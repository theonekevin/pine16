==> flow/design.v <==
module uart_tx #(
	parameter CLOCK_FREQ=16000000,  
	parameter BAUD=9600,  
	parameter START_BITS=1,  
	parameter STOP_BITS=1,  
	parameter PARITY=0,  
	parameter WIDTH=8  
)(
	input clk,  
	input new_data,  
	input [WIDTH-1:0] char,  
	output rdy,  
	output out_bit  
);
	localparam SIZE=WIDTH+START_BITS+STOP_BITS;  
	localparam MAX_ADDR=(SIZE <= 2) ? 1 : 
   (SIZE <= 4) ? 2 : 
   (SIZE <= 8) ? 3 : 
   (SIZE <= 16) ? 4 : 
   (SIZE <= 32) ? 5 : 
   (SIZE <= 64) ? 6 : 
   (SIZE <= 128) ? 7 : 
   (SIZE <= 256) ? 8 : 
   (SIZE <= 512) ? 9 : 
   (SIZE <= 1024) ? 10 : 
   (SIZE <= 2048) ? 11 : 
   (SIZE <= 4096) ? 12 : 
   (SIZE <= 8192) ? 13 : 
   (SIZE <= 16384) ? 14 : 
   (SIZE <= 32768) ? 15 : 
   (SIZE <= 65536) ? 16 : 
   -1+1;
	localparam DIV=CLOCK_FREQ/BAUD;  
	localparam MAX_COUNT=(DIV <= 2) ? 1 : 
   (DIV <= 4) ? 2 : 
   (DIV <= 8) ? 3 : 
   (DIV <= 16) ? 4 : 
   (DIV <= 32) ? 5 : 
   (DIV <= 64) ? 6 : 
   (DIV <= 128) ? 7 : 
   (DIV <= 256) ? 8 : 
   (DIV <= 512) ? 9 : 
   (DIV <= 1024) ? 10 : 
   (DIV <= 2048) ? 11 : 
   (DIV <= 4096) ? 12 : 
   (DIV <= 8192) ? 13 : 
   (DIV <= 16384) ? 14 : 
   (DIV <= 32768) ? 15 : 
   (DIV <= 65536) ? 16 : 
   -1+1;
	reg [MAX_COUNT:0] counter;  
	reg [SIZE-1:0] byte_d,byte_q=8'd0;  
	reg [MAX_ADDR-1:0] shift_d,shift_q=0;  
	reg rdy_d,rdy_q=1; 
	reg [1:0] state_d,state_q=0;  
	localparam READY=2'd0; 
	localparam LOAD=2'd1;
	localparam SHIFT=2'd2;
	assign rdy=rdy_q;
	assign out_bit=byte_q[0]|rdy;
	always @* begin
		state_d=state_q;
		shift_d=shift_q;
		byte_d=byte_q;
		rdy_d=rdy_q;
		case(state_q)
			READY: begin
				rdy_d=1;
				shift_d=0;
				if(new_data) begin
					rdy_d=0;
					state_d=LOAD;
				end else state_d=READY;
			end
			LOAD: begin
				rdy_d=0;
				byte_d={{STOP_BITS{1'b1}},char,{START_BITS{1'b0}}};
				shift_d=0;
				state_d=SHIFT;
			end
			SHIFT: begin
				shift_d=shift_q+1;
				byte_d=byte_q>>1;
				if(shift_q>=SIZE-1) state_d=READY;
				else state_d=SHIFT;
			end
			default:begin
				state_d=READY;
			end
		endcase
	end
	always @(posedge clk) begin
		rdy_q<=rdy_d;
		state_q<=state_d;
		counter<=counter+1;
		if(state_q==LOAD) begin  
		       	byte_q<=byte_d;
			counter<=0;
		end
		if(counter>=DIV) begin  
			counter<=0;
			byte_q<=byte_d;
			shift_q<=shift_d;
		end
	end
endmodule
module uart_rx #(
	parameter CLOCK_FREQ=16000000,  
	parameter BAUD=9600,  
	parameter START_BITS=1,
	parameter STOP_BITS=1,
	parameter PARITY=0,  
	parameter WIDTH=8  
)(
	input clk,
	input data_in,  
	output [WIDTH-1:0] data_out,
	output new_data   
);
	localparam CLK_PER_BIT=16000000/9600;
	localparam HCLK_PER_BIT=CLK_PER_BIT/2;
  	localparam MAX_COUNT=(CLK_PER_BIT <= 2) ? 1 : 
   (CLK_PER_BIT <= 4) ? 2 : 
   (CLK_PER_BIT <= 8) ? 3 : 
   (CLK_PER_BIT <= 16) ? 4 : 
   (CLK_PER_BIT <= 32) ? 5 : 
   (CLK_PER_BIT <= 64) ? 6 : 
   (CLK_PER_BIT <= 128) ? 7 : 
   (CLK_PER_BIT <= 256) ? 8 : 
   (CLK_PER_BIT <= 512) ? 9 : 
   (CLK_PER_BIT <= 1024) ? 10 : 
   (CLK_PER_BIT <= 2048) ? 11 : 
   (CLK_PER_BIT <= 4096) ? 12 : 
   (CLK_PER_BIT <= 8192) ? 13 : 
   (CLK_PER_BIT <= 16384) ? 14 : 
   (CLK_PER_BIT <= 32768) ? 15 : 
   (CLK_PER_BIT <= 65536) ? 16 : 
   -1;
	localparam MAX_ADD=(WIDTH <= 2) ? 1 : 
   (WIDTH <= 4) ? 2 : 
   (WIDTH <= 8) ? 3 : 
   (WIDTH <= 16) ? 4 : 
   (WIDTH <= 32) ? 5 : 
   (WIDTH <= 64) ? 6 : 
   (WIDTH <= 128) ? 7 : 
   (WIDTH <= 256) ? 8 : 
   (WIDTH <= 512) ? 9 : 
   (WIDTH <= 1024) ? 10 : 
   (WIDTH <= 2048) ? 11 : 
   (WIDTH <= 4096) ? 12 : 
   (WIDTH <= 8192) ? 13 : 
   (WIDTH <= 16384) ? 14 : 
   (WIDTH <= 32768) ? 15 : 
   (WIDTH <= 65536) ? 16 : 
   -1;
	reg new_data_d, new_data_q=0;
	reg data_in_r_d, data_in_r_q=1;  
	reg [1:0] state_d, state_q=0;
	reg [MAX_COUNT:0] ctr_d, ctr_q=0;
	reg [MAX_ADD:0] bit_ctr_d, bit_ctr_q=0;
	reg [WIDTH:0] data_d, data_q;
	assign data_out=data_q[WIDTH-1:0];
	assign new_data=new_data_q;
	always @* begin
	    state_d=state_q;
	    new_data_d=new_data_q;
	    bit_ctr_d=bit_ctr_q;
	    data_d=data_q;
	    data_in_r_d=data_in_r_q;
	    ctr_d=ctr_q;
	    data_in_r_d=data_in;
	    new_data_d=0;
		case (state_q)
			0: begin
				bit_ctr_d=0;
				ctr_d=0;
				if (data_in_r_q==0) begin
					state_d=1;
				end
			end
			1: begin
				ctr_d=ctr_q + 1;
				if (ctr_q==HCLK_PER_BIT) begin
					ctr_d=0;
					state_d=2;
				end
			end
			2: begin
				ctr_d=ctr_q + 1;
				if (ctr_q==CLK_PER_BIT) begin
					if(bit_ctr_q<8) data_d={data_in_r_q, data_q[7-:7]};
					bit_ctr_d=bit_ctr_q + 1;
					ctr_d=0;
					if (bit_ctr_q==8) begin
						state_d=3;
						new_data_d=1;
					end
				end
			end
			3: begin
				if (data_in_r_q==1) begin
					state_d=0;
				end
			end
			default: begin
				state_d=0;
			end
		endcase
	end
	always @(posedge clk) begin
		ctr_q<=ctr_d;
		bit_ctr_q<=bit_ctr_d;
		data_q<=data_d;
		new_data_q<=new_data_d;
		data_in_r_q<=data_in_r_d;
		state_q<=state_d;
	end
endmodule
Step by step through the tools: uart_tx
Tool output for the design above, in the order of the flow.
Lines are those of the file above, counted from 1.
Operators: Yosys type, input widths -> output width; for muxes data width and select width s.
Cell names lack the library's common part.
A cell with - has no value.
- design top: uart_tx
- clock port: clk
- standard-cell library: sky130hd
- library corner: tt_025C_1v80

Elaborated design
Source: Yosys, flattened and elaborated, memories not mapped. Widths are those after wreduce. Registers that Yosys merges into a memory's read port (data or address) are not register bits. Print and check cells do not count.
- register bits: 29
- noted input bits: 10
- noted elaborated cells: 28
- $add $sub $neg: 2
- noted $lt $le $gt $ge: 2
- eq/ne operators at 2
- mux-type cells: 9
- noted bitwise logic cells: 1
- reduce/logical cells at 7
- operator list (cell ; number):
    $pmux 10 s2 ; 1
    $mux 10 ; 2
    $add 12x1->12 const B ; 1
    $ge 12x11->1 const B ; 1
    $pmux 4 s2 ; 1
    $reduce_bool 2->1 ; 3
    $pmux 2 s3 ; 1
    $reduce_or 2->1 ; 2
    $add 4x1->4 const B ; 1
    $ge 4x4->1 const B ; 1
    $eq 2x1->1 const B ; 1
    $eq 2x2->1 const B ; 1
    $logic_not 2->1 ; 1
    $reduce_and 2->1 ; 1
    $pmux 1 s2 ; 1
    $mux 2 ; 1
    $mux 1 ; 2
    $or 1x1->1 ; 1

Longest topological paths
Yosys ltp: most cells in a row. Word level: on the elaborated netlist, between registers, memories and ports. Mapped: between sequential cells and ports; inverters and the memories' decode and read muxes count.
- depth after elaboration at 4
- ABC_AREA: 0
- mapped depth at 6
- noted gate-level depth less buffers: 5

Synthesis result
Yosys stat after the flow's synthesis: flattened, memories mapped to cells. It holds for the ABC_AREA given above (unset counts as 0); a run with the other value may have another netlist.
- cells by type (type ; number):
    edfxtp_1 ; 15
    dfxtp_1 ; 14
    ha_1 ; 10
    mux2_2 ; 8
    a211oi_2 ; 3
    xnor2_1 ; 4
    inv_1 ; 9
    nor3_1 ; 6
    a211oi_1 ; 3
    o31ai_1 ; 3
    nor2_1 ; 5
    nand2_1 ; 4
    nand3_1 ; 3
    o21ai_0 ; 3
    or4_1 ; 2
    and2_1 ; 2
    nand4_1 ; 2
    nand4_2 ; 1
Other cell types: 18; their cells: 20.
- cells in the netlist: 117
- noted cell area after synthesis: 1387.6 µm²
- noted sequential part of the area: 730.7 µm²
- flip-flops at 29
- buffer cells: 3

Worst setup path after synthesis
Path of least setup slack by OpenSTA after synthesis, without wires, with an ideal clock, recovery checks aside; 20% of the period is set as input and as output delay. Where synthesis merged equal registers, the netlist keeps one of their names.
- kind: register -> register
- from: register state_q[1]
- to: register byte_q[0]
- noted clock period: 1.56 ns
- library setup time: 0.290 ns
- noted time at the first pin: 0.000 ns
- noted arrival: 1.245 ns
- noted path slack: 0.026 ns
- noted delay of the path: 1.535 ns
- stages on the path: 5
- noted path buffers: 0
- noted synthesis period reached: 1.534 ns
"delay of the path" = arrival - input delay + setup time.
"stages on the path": output pins that drive a net of the path, with the launching flip-flop's if there is one; two outputs of one cell count as two.
"synthesis period reached" = period - worst setup slack (recovery checks aside). The figure is calculated, with input and output delays left at 20% of the set period.
The rows between start and end are the longest chain of elaborated cells between them; the timing report does not say that the signal goes this way. Where chains are equally long, one stands for them.
A line is the first line of the expression or statement that the cell stems from. Yosys adds cells for indexed reads and writes and turns some case tables into memories.
Only ways into the end's enable, where the timed path ends, are counted here.
- path through: dfxtp_1 > inv_1 > ha_1 > a311o_1 > o21a_1
- noted length of the longest elaborated chain: 2
- RTL lines, path after synthesis (item ; line ; source):
    from (decl) ; 55 ; reg [1:0] state_d,state_q=0;
    from (assign) ; 94 ; state_q<=state_d;
    $eq 2x1->1 ; 66 ; case(state_q)
    $reduce_bool 2->1 ; - ;
    to (assign) ; 97 ; byte_q<=byte_d;
    to (assign) ; 102 ; byte_q<=byte_d;
    to (decl) ; 52 ; reg [SIZE-1:0] byte_d,byte_q=8'd0;

Path in the finished layout
Path of least setup slack in the final report of run A (OpenROAD, finished layout, wires in). Where an end is a register, its clock arrival counts in the times.
- kind: register -> register
- from: register state_q[1]
- to: register byte_q[0]
- noted clock period: 2.68 ns
- library setup time: 0.35 ns
- noted time at the first pin: 0.27 ns
- noted arrival: 1.91 ns
- noted path slack: 0.69 ns
- stages on the path: 5
- noted path buffers: 0
The rows between start and end are the longest chain of elaborated cells between them; the timing report does not say that the signal goes this way. Where chains are equally long, one stands for them.
Only ways into the end's enable, where the timed path ends, are counted here.
- path through: dfxtp_1 > inv_1 > ha_1 > a311o_1 > o21a_1
- noted length of the longest elaborated chain: 2
- RTL lines, path after layout (item ; line ; source):
    from (decl) ; 55 ; reg [1:0] state_d,state_q=0;
    from (assign) ; 94 ; state_q<=state_d;
    $eq 2x1->1 ; 66 ; case(state_q)
    $reduce_bool 2->1 ; - ;
    to (assign) ; 97 ; byte_q<=byte_d;
    to (assign) ; 102 ; byte_q<=byte_d;
    to (decl) ; 52 ; reg [SIZE-1:0] byte_d,byte_q=8'd0;

Subject: uart_tx on sky130hd, stored results

Hello all,

Stored flow runs of uart_tx (2 of them; Yosys, OpenROAD, sky130hd). They differ in their settings and are not a sequence. Constraints: input delay and output delay 20% of the set period each, output load 0.01 pF.
"period reached" = clock period - worst setup slack. The figure is calculated, with input and output delays left at 20% of the set period.
"worst path time": the worst setup path's part of the clock period (all of it between registers, 20% less for each end at a port) less its slack. A launch clock that arrives late makes it longer, a capture clock that arrives late makes it shorter.
"total design power": no workload was simulated; the value follows from the tool's default switching activity.

Run A
Settings were period_ns = 2.68; CORE_UTILIZATION = 17; SETUP_SLACK_MARGIN = 0.13; PLACE_DENSITY_LB_ADDON = 0.1; HOLD_SLACK_MARGIN = 0.06; GPL_TIMING_DRIVEN = 1; GPL_ROUTABILITY_DRIVEN = 0; CTS_CLUSTER_DIAMETER = 27; MIN_ROUTING_LAYER = met2; CAP_MARGIN = 20; CORE_MARGIN = 2; SLEW_MARGIN = 20
- cell area after synthesis at 1387.6 µm²
- die outline area at 8901.0 µm²
- standard-cell area of the final layout at 1696.6 µm²
- utilization after layout: 21.7 %
- setup slack of the worst path: 0.687 ns
- noted the post-route setup TNS: 0.000 ns
- noted the smallest hold slack: 0.501 ns
- noted the total design power: 1337 uW
- period reached: 1.993 ns
- worst path time at 1.99 ns
- critical path type: register -> register

Run B
Settings were period_ns = 1.35; CAP_MARGIN = 20; CORE_MARGIN = 2; CORE_UTILIZATION = 40; SLEW_MARGIN = 20
- cell area after synthesis at 1387.6 µm²
- die outline area at 3955.8 µm²
- standard-cell area of the final layout at 2006.9 µm²
- utilization after layout: 60.1 %
- setup slack of the worst path: -0.059 ns
- noted the post-route setup TNS: -0.425 ns
- noted the smallest hold slack: 0.481 ns
- noted the total design power: 2991 uW
- period reached: 1.409 ns
- worst path time at 1.41 ns
- critical path type: register -> register

Thanks
